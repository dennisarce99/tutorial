==> flow/design.v <==
module module_counter # (
    parameter COUNT = 13500000
) (
    input logic clk,
    input logic rst,
    output logic [5:0] count_o
);
    localparam WIDTH_COUNT = $clog2(COUNT);
    logic[WIDTH_COUNT - 1 : 0] clk_counter = '0;
    logic [5:0] led_count_r;
    always_ff @ (posedge clk) begin
        if (!rst) begin
            led_count_r <= '0;
            clk_counter <= '0;
        end
        else if (clk_counter == COUNT - 1) begin
            clk_counter <= '0;
            led_count_r <= led_count_r + 1'b1;
        end
        else begin
            clk_counter <= clk_counter + 1'b1;
            led_count_r <= led_count_r;
        end
    end
    assign count_o = ~led_count_r;
endmodule
**Reports on module_counter**

What the tools print for module_counter, step after step.
Lines are those of the file above, counted from 1.
Operators carry their Yosys type and port widths (W data, S select, Z words).
Library cell names are shortened.
The mark - stands for no value.

- Top module: module_counter
- Clock input: clk
- Standard-cell library: sky130hd
- Corner: tt_025C_1v80

**Word level**

Source: Yosys, flattened and elaborated, memories not mapped. Widths are those after wreduce. Registers that Yosys merges into a memory's read port (data or address) are not register bits. Print and check cells do not count. Equal cells are merged and count once.

- Memories kept: 0
- Register bits after elaboration: 30
- Word width x clocked read ports: 0
- Output and inout bits: 6
- Bits in latches: 0
- ROM bits: 0
- Bits in writable memories: 0

- $add $sub $neg: 2
- Div/mod/pow operators: 0
- Equality and inequality tests: 1
- $mul: 0
- Reduce/logical cells: 1
- Multiplexer cells: 0
- Shifts and indexed selects: 0
- Bitwise gates (word level): 2
- $lt $le $gt $ge: 0

Operators by type and width:

| cell | number |
|---|---|
| $add A24 B1 Y24 const B | 1 |
| $eq A24 B24 Y1 const B | 1 |
| $add A6 B1 Y6 const B | 1 |
| $not A6 Y6 | 1 |
| $reduce_or A2 Y1 | 1 |
| $not A1 Y1 | 1 |

**Depth**

Yosys ltp: most cells in a row. Word level: on the elaborated netlist, between registers, memories and ports. Mapped: between sequential cells and ports; inverters and the memories' decode and read muxes count.

- Word-level depth: 2
- ABC_AREA: 0
- Mapped depth: 7
- Gate-level depth less buffers: 5

**After synthesis**

The flow's flattened synthesis, as Yosys stat reports it; memories are mapped. The netlist is that of the ABC_AREA named above (0 if unset); the other value can give another one.

Cell types:

| cell | number | total area (um^2) |
|---|---|---|
| dfxtp_1 | 30 | 600.576 |
| xor2_1 | 11 | 96.342 |
| a21oi_1 | 14 | 70.067 |
| nor2_1 | 14 | 52.55 |
| o21ai_0 | 10 | 50.048 |
| nand2_1 | 13 | 48.797 |
| nand3_1 | 9 | 45.043 |
| or4_1 | 6 | 45.043 |
| nand4_1 | 7 | 43.792 |
| o31ai_1 | 5 | 37.536 |
| or3_1 | 6 | 37.536 |
| inv_1 | 8 | 30.029 |
| and4_1 | 3 | 26.275 |
| and3_1 | 4 | 25.024 |
| ha_1 | 2 | 25.024 |
| nand4_4 | 1 | 21.27 |
| buf_2 | 4 | 20.019 |
| nor4b_2 | 1 | 15.014 |

Other cell types: 11; their cells: 11.

- Buffers: 5
- Mapped flip-flops: 30
- Mapped cells: 159
- Area of sequential cells: 600.6 um^2
- Cell area after synthesis: 1,391.3 um^2

**Worst setup path after synthesis**

Source: OpenSTA report_checks on the synthesized netlist (no wires, ideal clock, input and output delay 20% of the period each), path of least setup slack; recovery checks are left aside. Register names are those of the netlist, which keeps one name where synthesis merged equal registers.

- Path type: flip-flop to flip-flop
- Start: register clk_counter[0]
- End: register led_count_r[3]
- Library setup time: 0.070 ns
- Stages on the path: 7
- Delay of the path: 1.663 ns
- Data required time: 2.360 ns
- Launch time at the first pin: 0.000 ns
- Arrival: 1.593 ns
- Setup slack: 0.767 ns
- Period: 2.43 ns
- Period reached after synthesis: 1.663 ns

"delay of the path" = arrival - input delay + setup time.
"stages on the path": output pins that drive a net of the path, with the launching flip-flop's if there is one; two outputs of one cell count as two.
"period reached after synthesis" is the clock period less the worst setup slack; recovery checks do not enter. This is arithmetic on one report: input and output delays are still those of the set period (20% each).
Between the ends stands the longest chain of elaborated cells between them, by number of cells; it is not shown to be the way that was timed. Of several equally long chains one is given.
Each line given opens the expression or statement behind the cell; cells for indexed reads and writes are added by Yosys, which also makes memories of some case tables.
A register here has more assigning lines than the two given.

- Path through: dfxtp_1 > ha_1 > and4_1 > buf_6 > nand4_4 > or4_1 > a21oi_1
- Length of the longest elaborated chain: 1
- Elaborated cells between the ends (all ways): 1
- RTL lines with such cells: 1

RTL lines, path after synthesis:

| what | RTL line | RTL |
|---|---|---|
| from (decl) | 9 | `logic[WIDTH_COUNT - 1 : 0] clk_counter = '0;` |
| from (assign) | 14 | `clk_counter <= '0;` |
| from (assign) | 21 | `clk_counter <= clk_counter + 1'b1;` |
| $eq A24 B24 Y1 | 16 | `else if (clk_counter == COUNT - 1) begin` |
| to (assign) | 18 | `led_count_r <= led_count_r + 1'b1;` |
| to (assign) | 22 | `led_count_r <= led_count_r;` |
| to (decl) | 10 | `logic [5:0] led_count_r;` |

**Worst path after layout**

From the final timing report of flow run 1: the path of least setup slack in the routed layout; clock arrival at registers is part of the times.

- Path type: flip-flop to flip-flop
- Start: register clk_counter[0]
- End: register clk_counter[22]
- Data required time: 3.75 ns
- Stages on the path: 7
- Launch time at the first pin: 0.32 ns
- Arrival: 2.53 ns
- Setup slack: 1.22 ns
- Period: 3.53 ns
- Library setup time: 0.11 ns

Between the ends stands the longest chain of elaborated cells between them, by number of cells; it is not shown to be the way that was timed. Of several equally long chains one is given.
A register here has more assigning lines than the two given.

- Path through: dfxtp_1 > ha_1 > and4_1 > nand4_4 > o21ai_1 > buf_4 > o21ai_0
- Length of the longest elaborated chain: 2
- Elaborated cells between the ends (all ways): 3
- RTL lines with such cells: 2

RTL lines, path post-layout:

| what | RTL line | RTL |
|---|---|---|
| from (decl) | 9 | `logic[WIDTH_COUNT - 1 : 0] clk_counter = '0;` |
| from (assign) | 14 | `clk_counter <= '0;` |
| from (assign) | 21 | `clk_counter <= clk_counter + 1'b1;` |
| $eq A24 B24 Y1 | 16 | `else if (clk_counter == COUNT - 1) begin` |
| $reduce_or A2 Y1 | - |  |
| to (assign) | 17 | `clk_counter <= '0;` |
| to (assign) | 21 |  |
| to (decl) | 9 |  |

Data sheet: physical implementation of module_counter

Top module module_counter; platform sky130hd; tools Yosys and OpenROAD; 2 stored runs in no particular order. Input and output delays are each 20% of the period that was set; the output load is 0.01 pF.
"clock period reached" = clock period - worst setup slack. The figure is calculated, with input and output delays left at 20% of the set period.
By "critical setup path time" is meant the share of the clock period that the worst setup path is allowed (20% is reserved at inputs, 20% at outputs), minus its slack. Clock arrival times at its registers enter into it.
"total power of the final layout": no workload was simulated; the value follows from the tool's default switching activity.

### Flow run 1

Settings: `period_ns=3.53`, `CORE_UTILIZATION=45`, `SETUP_SLACK_MARGIN=0.49`, `PLACE_DENSITY_LB_ADDON=0.12`, `CORE_ASPECT_RATIO=0.91`, `CORE_MARGIN=7`, `TNS_END_PERCENT=55`, `MAX_ROUTING_LAYER=met4`, `CAP_MARGIN=20`, `SLEW_MARGIN=20`

- Clock period reached: 2.309 ns
- Critical setup path time: 2.31 ns
- Kind of the worst setup path: flip-flop to flip-flop
- Setup slack of the worst path: 1.221 ns
- Overall die area: 4,846.7 um^2
- Worst hold slack in the final report: 0.469 ns
- Standard-cell area of the final layout: 1,541.5 um^2
- Setup TNS: 0.000 ns
- Area of the synthesized netlist: 1,391.3 um^2
- Total power of the final layout: 0.5574 mW
- Utilization: 51.9%

### Flow run 2

Settings: `period_ns=1.75`, `CORE_UTILIZATION=39`, `SETUP_SLACK_MARGIN=0.52`, `PLACE_DENSITY_LB_ADDON=0.16`, `CORE_ASPECT_RATIO=1.4`, `TNS_END_PERCENT=55`, `MIN_ROUTING_LAYER=met1`, `MAX_ROUTING_LAYER=met5`, `CAP_MARGIN=20`, `CORE_MARGIN=2`, `SLEW_MARGIN=20`

- Clock period reached: 1.569 ns
- Critical setup path time: 1.57 ns
- Kind of the worst setup path: flip-flop to flip-flop
- Setup slack of the worst path: 0.181 ns
- Overall die area: 4,068.0 um^2
- Worst hold slack in the final report: 0.473 ns
- Standard-cell area of the final layout: 1,895.6 um^2
- Setup TNS: 0.000 ns
- Area of the synthesized netlist: 1,391.3 um^2
- Total power of the final layout: 1.314 mW
- Utilization: 55.6%
