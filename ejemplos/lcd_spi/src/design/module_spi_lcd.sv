==> flow/design.v <==
module module_spi_lcd (
	input clk,  
	input resetn,
	output ser_tx,
	input ser_rx,
	output lcd_resetn,
	output lcd_clk,
	output lcd_cs,
	output lcd_rs,
	output lcd_data
);
localparam MAX_CMDS = 69;
wire [8:0] init_cmd[MAX_CMDS:0];
assign init_cmd[ 0] = 9'h036;
assign init_cmd[ 1] = 9'h170;
assign init_cmd[ 2] = 9'h03A;
assign init_cmd[ 3] = 9'h105;
assign init_cmd[ 4] = 9'h0B2;
assign init_cmd[ 5] = 9'h10C;
assign init_cmd[ 6] = 9'h10C;
assign init_cmd[ 7] = 9'h100;
assign init_cmd[ 8] = 9'h133;
assign init_cmd[ 9] = 9'h133;
assign init_cmd[10] = 9'h0B7;
assign init_cmd[11] = 9'h135;
assign init_cmd[12] = 9'h0BB;
assign init_cmd[13] = 9'h119;
assign init_cmd[14] = 9'h0C0;
assign init_cmd[15] = 9'h12C;
assign init_cmd[16] = 9'h0C2;
assign init_cmd[17] = 9'h101;
assign init_cmd[18] = 9'h0C3;
assign init_cmd[19] = 9'h112;
assign init_cmd[20] = 9'h0C4;
assign init_cmd[21] = 9'h120;
assign init_cmd[22] = 9'h0C6;
assign init_cmd[23] = 9'h10F;
assign init_cmd[24] = 9'h0D0;
assign init_cmd[25] = 9'h1A4;
assign init_cmd[26] = 9'h1A1;
assign init_cmd[27] = 9'h0E0;
assign init_cmd[28] = 9'h1D0;
assign init_cmd[29] = 9'h104;
assign init_cmd[30] = 9'h10D;
assign init_cmd[31] = 9'h111;
assign init_cmd[32] = 9'h113;
assign init_cmd[33] = 9'h12B;
assign init_cmd[34] = 9'h13F;
assign init_cmd[35] = 9'h154;
assign init_cmd[36] = 9'h14C;
assign init_cmd[37] = 9'h118;
assign init_cmd[38] = 9'h10D;
assign init_cmd[39] = 9'h10B;
assign init_cmd[40] = 9'h11F;
assign init_cmd[41] = 9'h123;
assign init_cmd[42] = 9'h0E1;
assign init_cmd[43] = 9'h1D0;
assign init_cmd[44] = 9'h104;
assign init_cmd[45] = 9'h10C;
assign init_cmd[46] = 9'h111;
assign init_cmd[47] = 9'h113;
assign init_cmd[48] = 9'h12C;
assign init_cmd[49] = 9'h13F;
assign init_cmd[50] = 9'h144;
assign init_cmd[51] = 9'h151;
assign init_cmd[52] = 9'h12F;
assign init_cmd[53] = 9'h11F;
assign init_cmd[54] = 9'h11F;
assign init_cmd[55] = 9'h120;
assign init_cmd[56] = 9'h123;
assign init_cmd[57] = 9'h021;
assign init_cmd[58] = 9'h029;
assign init_cmd[59] = 9'h02A;  
assign init_cmd[60] = 9'h100;
assign init_cmd[61] = 9'h128;
assign init_cmd[62] = 9'h101;
assign init_cmd[63] = 9'h117;
assign init_cmd[64] = 9'h02B;  
assign init_cmd[65] = 9'h100;
assign init_cmd[66] = 9'h135;
assign init_cmd[67] = 9'h100;
assign init_cmd[68] = 9'h1BB;
assign init_cmd[69] = 9'h02C;  
localparam INIT_RESET   = 4'b0000;  
localparam INIT_PREPARE = 4'b0001;  
localparam INIT_WAKEUP  = 4'b0010;  
localparam INIT_SNOOZE  = 4'b0011;  
localparam INIT_WORKING = 4'b0100;  
localparam INIT_DONE    = 4'b0101;  
localparam CNT_100MS = 32'd27;
localparam CNT_120MS = 32'd32;
localparam CNT_200MS = 32'd54;
reg [ 3:0] init_state;
reg [ 6:0] cmd_index;
reg [31:0] clk_cnt;
reg [ 4:0] bit_loop;
reg [15:0] pixel_cnt;
reg lcd_cs_r;
reg lcd_rs_r;
reg lcd_reset_r;
reg [7:0] spi_data;
assign lcd_resetn = lcd_reset_r;
assign lcd_clk    = ~clk;
assign lcd_cs     = lcd_cs_r;
assign lcd_rs     = lcd_rs_r;
assign lcd_data   = spi_data[7];  
wire [15 : 0] pixel;
reg  [15 : 0] color = 16'h001F; 
assign pixel = (pixel_cnt >= 27000) ? color : (pixel_cnt >= 22000) ? 16'hFFFF :
               (pixel_cnt >= 11000) ? 16'hF800 : (pixel_cnt >= 5000) ? 16'hFFFF : color;
always@(posedge clk or negedge resetn) begin
	if (!resetn) begin
		clk_cnt <= 0;
		cmd_index <= 0;
		init_state <= INIT_RESET;
		lcd_cs_r <= 1;
		lcd_rs_r <= 1;
		lcd_reset_r <= 1;
		spi_data <= 8'hFF;
		bit_loop <= 0;
		pixel_cnt <= 0;
	end else begin
		case (init_state)
			INIT_RESET : begin
				if (clk_cnt == CNT_100MS) begin
					clk_cnt <= 0;
					init_state <= INIT_PREPARE;
					lcd_reset_r <= 1;
				end else begin
					clk_cnt <= clk_cnt + 1;
				end
			end
			INIT_PREPARE : begin
				if (clk_cnt == CNT_200MS) begin
					clk_cnt <= 0;
					init_state <= INIT_WAKEUP;
				end else begin
					clk_cnt <= clk_cnt + 1;
				end
			end
			INIT_WAKEUP : begin
				if (bit_loop == 0) begin
					lcd_cs_r <= 0;
					lcd_rs_r <= 0;
					spi_data <= 8'h11;  
					bit_loop <= bit_loop + 1;
				end else if (bit_loop == 8) begin
					lcd_cs_r <= 1;
					lcd_rs_r <= 1;
					bit_loop <= 0;
					init_state <= INIT_SNOOZE;
				end else begin
					spi_data <= { spi_data[6:0], 1'b1 };
					bit_loop <= bit_loop + 1;
				end
			end
			INIT_SNOOZE : begin
				if (clk_cnt == CNT_120MS) begin
					clk_cnt <= 0;
					init_state <= INIT_WORKING;
				end else begin
					clk_cnt <= clk_cnt + 1;
				end
			end
			INIT_WORKING : begin
				if (cmd_index == MAX_CMDS + 1) begin
					init_state <= INIT_DONE;
				end else begin
					if (bit_loop == 0) begin
						lcd_cs_r <= 0;
						lcd_rs_r <= init_cmd[cmd_index][8];
						spi_data <= init_cmd[cmd_index][7:0];
						bit_loop <= bit_loop + 1;
					end else if (bit_loop == 8) begin
						lcd_cs_r <= 1;
						lcd_rs_r <= 1;
						bit_loop <= 0;
						cmd_index <= cmd_index + 1;  
					end else begin
						spi_data <= { spi_data[6:0], 1'b1 };
						bit_loop <= bit_loop + 1;
					end
				end
			end
			INIT_DONE : begin
				if (pixel_cnt == 32400) begin
			            ;  
				end else begin
					if (bit_loop == 0) begin
						lcd_cs_r <= 0;
						lcd_rs_r <= 1;
						spi_data <= pixel[15:8];
						bit_loop <= bit_loop + 1;
					end else if (bit_loop == 8) begin
						spi_data <= pixel[7:0];
						bit_loop <= bit_loop + 1;
					end else if (bit_loop == 16) begin
						lcd_cs_r <= 1;
						lcd_rs_r <= 1;
						bit_loop <= 0;
						pixel_cnt <= pixel_cnt + 1;  
					end else begin
						spi_data <= { spi_data[6:0], 1'b1 };
						bit_loop <= bit_loop + 1;
					end
				end
			end
		endcase
	end
end
endmodule
Tool chain data of module_spi_lcd
What the tools print for module_spi_lcd, step after step.
Line numbers count from 1 in the design file above.
Operators carry their Yosys type and port widths (W data, S select, Z words).
Library cell names are shortened.
{ "setup": {"top": "module_spi_lcd", "clock_port": "clk", "library": "sky130hd", "lib_corner": "tt_025C_1v80"} }

Word level
Source: Yosys, flattened and elaborated, memories not mapped. Widths are those after wreduce. Registers that Yosys merges into a memory's read port (data or address) are not register bits. Print and check cells do not count. Equal cells are merged and count once.
{ "word_totals": {"regBits": 74, "output_inout_bits": 6} }
{ "classes": {"add_sub_neg": 4, "n_cmp": 4, "n_eq": 92, "n_mux": 48, "n_logic": 5, "n_reduce_logical": 27} }
{ "ops": {"columns": ["cell", "count"], "rows": [
  ["$pmux W9 S51", 1],
  ["$eq A7 B6 Y1 const B", 32],
  ["$eq A7 B5 Y1 const B", 16],
  ["$pmux W32 S3", 1],
  ["$mux W32", 3],
  ["$eq A32 B6 Y1 const B", 2],
  ["$mux W16", 4],
  ["$mux W8", 8],
  ["$eq A7 B4 Y1 const B", 8],
  ["$eq A7 B7 Y1 const B", 7],
  ["$mux W5", 7],
  ["$ge A16 B15 Y1 const B", 2],
  ["$add A32 B1 Y32 const B", 1],
  ["$eq A32 B5 Y1 const B", 1],
  ["$eq A7 B3 Y1 const B", 4],
  ["$reduce_or A2 Y1", 12],
  ["$pmux W8 S3", 1],
  ["$mux W4", 6],
  ["$pmux W4 S5", 1],
  ["$add A16 B1 Y16 const B", 1],
  ["$ge A16 B13 Y1 const B", 1],
  ["$ge A16 B14 Y1 const B", 1],
  ["$eq A16 B15 Y1 const B", 1],
  ["$ne A2 B2 Y1 const B", 8],
  ["$pmux W5 S3", 1],
  ["$eq A7 B2 Y1 const B", 2],
  ["$mux W1", 13],
  ["$reduce_and A5 Y1", 2]
]} }
Other operator kinds: 22; their cells: 33.

Depth
Longest topological path by Yosys (ltp), each cell counted once; first at word level (registers and memories cut), then after technology mapping (sequential cells cut; the memories' decode and read muxes count).
{ "logic_depth": {"word_depth": 9, "ABC_AREA": 0, "mapped_depth": 12, "depth_no_buf": 9} }

Netlist
The flow's flattened synthesis, as Yosys stat reports it; memories are mapped. The netlist is that of the ABC_AREA named above (0 if unset); the other value can give another one.
{ "by_type": {"columns": ["type", "count", "area_total_um2"], "rows": [
  ["dfrtp_1", 65, 1626.56],
  ["dfstp_2", 11, 289.027],
  ["xnor2_1", 31, 271.51],
  ["nand2_1", 66, 247.738],
  ["nor2_1", 66, 247.738],
  ["o21ai_0", 39, 195.187],
  ["xor2_1", 19, 166.41],
  ["a21oi_1", 32, 160.154],
  ["ha_1", 12, 150.144],
  ["nand3_1", 30, 150.144],
  ["nand4_1", 24, 150.144],
  ["nor3_1", 19, 95.091],
  ["nand2b_1", 14, 87.584],
  ["inv_1", 21, 78.826],
  ["a31oi_1", 12, 75.072],
  ["clkbuf_1", 19, 71.318],
  ["buf_2", 14, 70.067],
  ["and3_1", 11, 68.816]
]} }
Not listed: further types 59, cells in them 154.
{ "synth_totals": {"mapped_cells": 659, "synth_area_um2": 5456.5, "sequential_area_um2": 1915.6, "ff_cells": 76, "n_buf": 45} }

Subject: module_spi_lcd on sky130hd, stored results

Hello all,

Design module_spi_lcd on sky130hd. What follows are 2 stored runs of the flow, each under its own settings; their order means nothing. The constraints put input and output delay at 20% of the set period each and load the outputs with 0.01 pF.

Run A
==> flow/run.sh <==
#!/bin/bash
# the make line also repeats the synthesis and layout settings of config.mk as NAME=value (left out here)
make -C /OpenROAD-flow-scripts/flow DESIGN_CONFIG=/design/flow/config.mk WORK_HOME=/design/flow/orfs CLKGATE_MAP_FILE= finish
==> flow/config.mk <==
export PLATFORM = sky130hd
export DESIGN_NAME = module_spi_lcd
export DESIGN_NICKNAME = module_spi_lcd
export VERILOG_FILES = /design/flow/design.v
export SDC_FILE = /design/flow/constraint.sdc
export NUM_CORES = 4
export LEC_CHECK = 0
export ABC_AREA = 0
export CAP_MARGIN = 35
export CELL_PAD_IN_SITES_DETAIL_PLACEMENT = 2
export CORE_MARGIN = 2
export CORE_UTILIZATION = 27
export CTS_CLUSTER_DIAMETER = 267
export CTS_CLUSTER_SIZE = 88
export GPL_ROUTABILITY_DRIVEN = 1
export MAX_ROUTING_LAYER = met5
export PLACE_DENSITY = 0.55
export SETUP_SLACK_MARGIN = 0.33
export SLEW_MARGIN = 20
export TNS_END_PERCENT = 75
==> flow/constraint.sdc <==
create_clock -name core_clock -period 2.26 [get_ports {clk}]
set_input_delay 0.4520 -clock core_clock [delete_from_list [all_inputs] [get_ports {clk}]]
set_output_delay 0.4520 -clock core_clock [all_outputs]
set_load 0.01 [all_outputs]

==> results of run A, as JSON <==
{
  "outcome": "stopped before the end: routing reported a tool error"
}

Run B
==> flow/run.sh <==
#!/bin/bash
# the make line also repeats the synthesis and layout settings of config.mk as NAME=value (left out here)
make -C /OpenROAD-flow-scripts/flow DESIGN_CONFIG=/design/flow/config.mk WORK_HOME=/design/flow/orfs CLKGATE_MAP_FILE= finish
==> flow/config.mk <==
export PLATFORM = sky130hd
export DESIGN_NAME = module_spi_lcd
export DESIGN_NICKNAME = module_spi_lcd
export VERILOG_FILES = /design/flow/design.v
export SDC_FILE = /design/flow/constraint.sdc
export NUM_CORES = 4
export LEC_CHECK = 0
export ABC_AREA = 1
export CAP_MARGIN = 30
export CELL_PAD_IN_SITES_GLOBAL_PLACEMENT = 1
export CORE_MARGIN = 2
export CORE_UTILIZATION = 61
export GPL_ROUTABILITY_DRIVEN = 1
export MAX_ROUTING_LAYER = met5
export PLACE_DENSITY_LB_ADDON = 0.2
export SLEW_MARGIN = 20
export TNS_END_PERCENT = 15
==> flow/constraint.sdc <==
create_clock -name core_clock -period 2.1 [get_ports {clk}]
set_input_delay 0.4200 -clock core_clock [delete_from_list [all_inputs] [get_ports {clk}]]
set_output_delay 0.4200 -clock core_clock [all_outputs]
set_load 0.01 [all_outputs]

==> results of run B, as JSON <==
{
  "outcome": "stopped before the end: placement reported FLW-0024"
}

Thanks
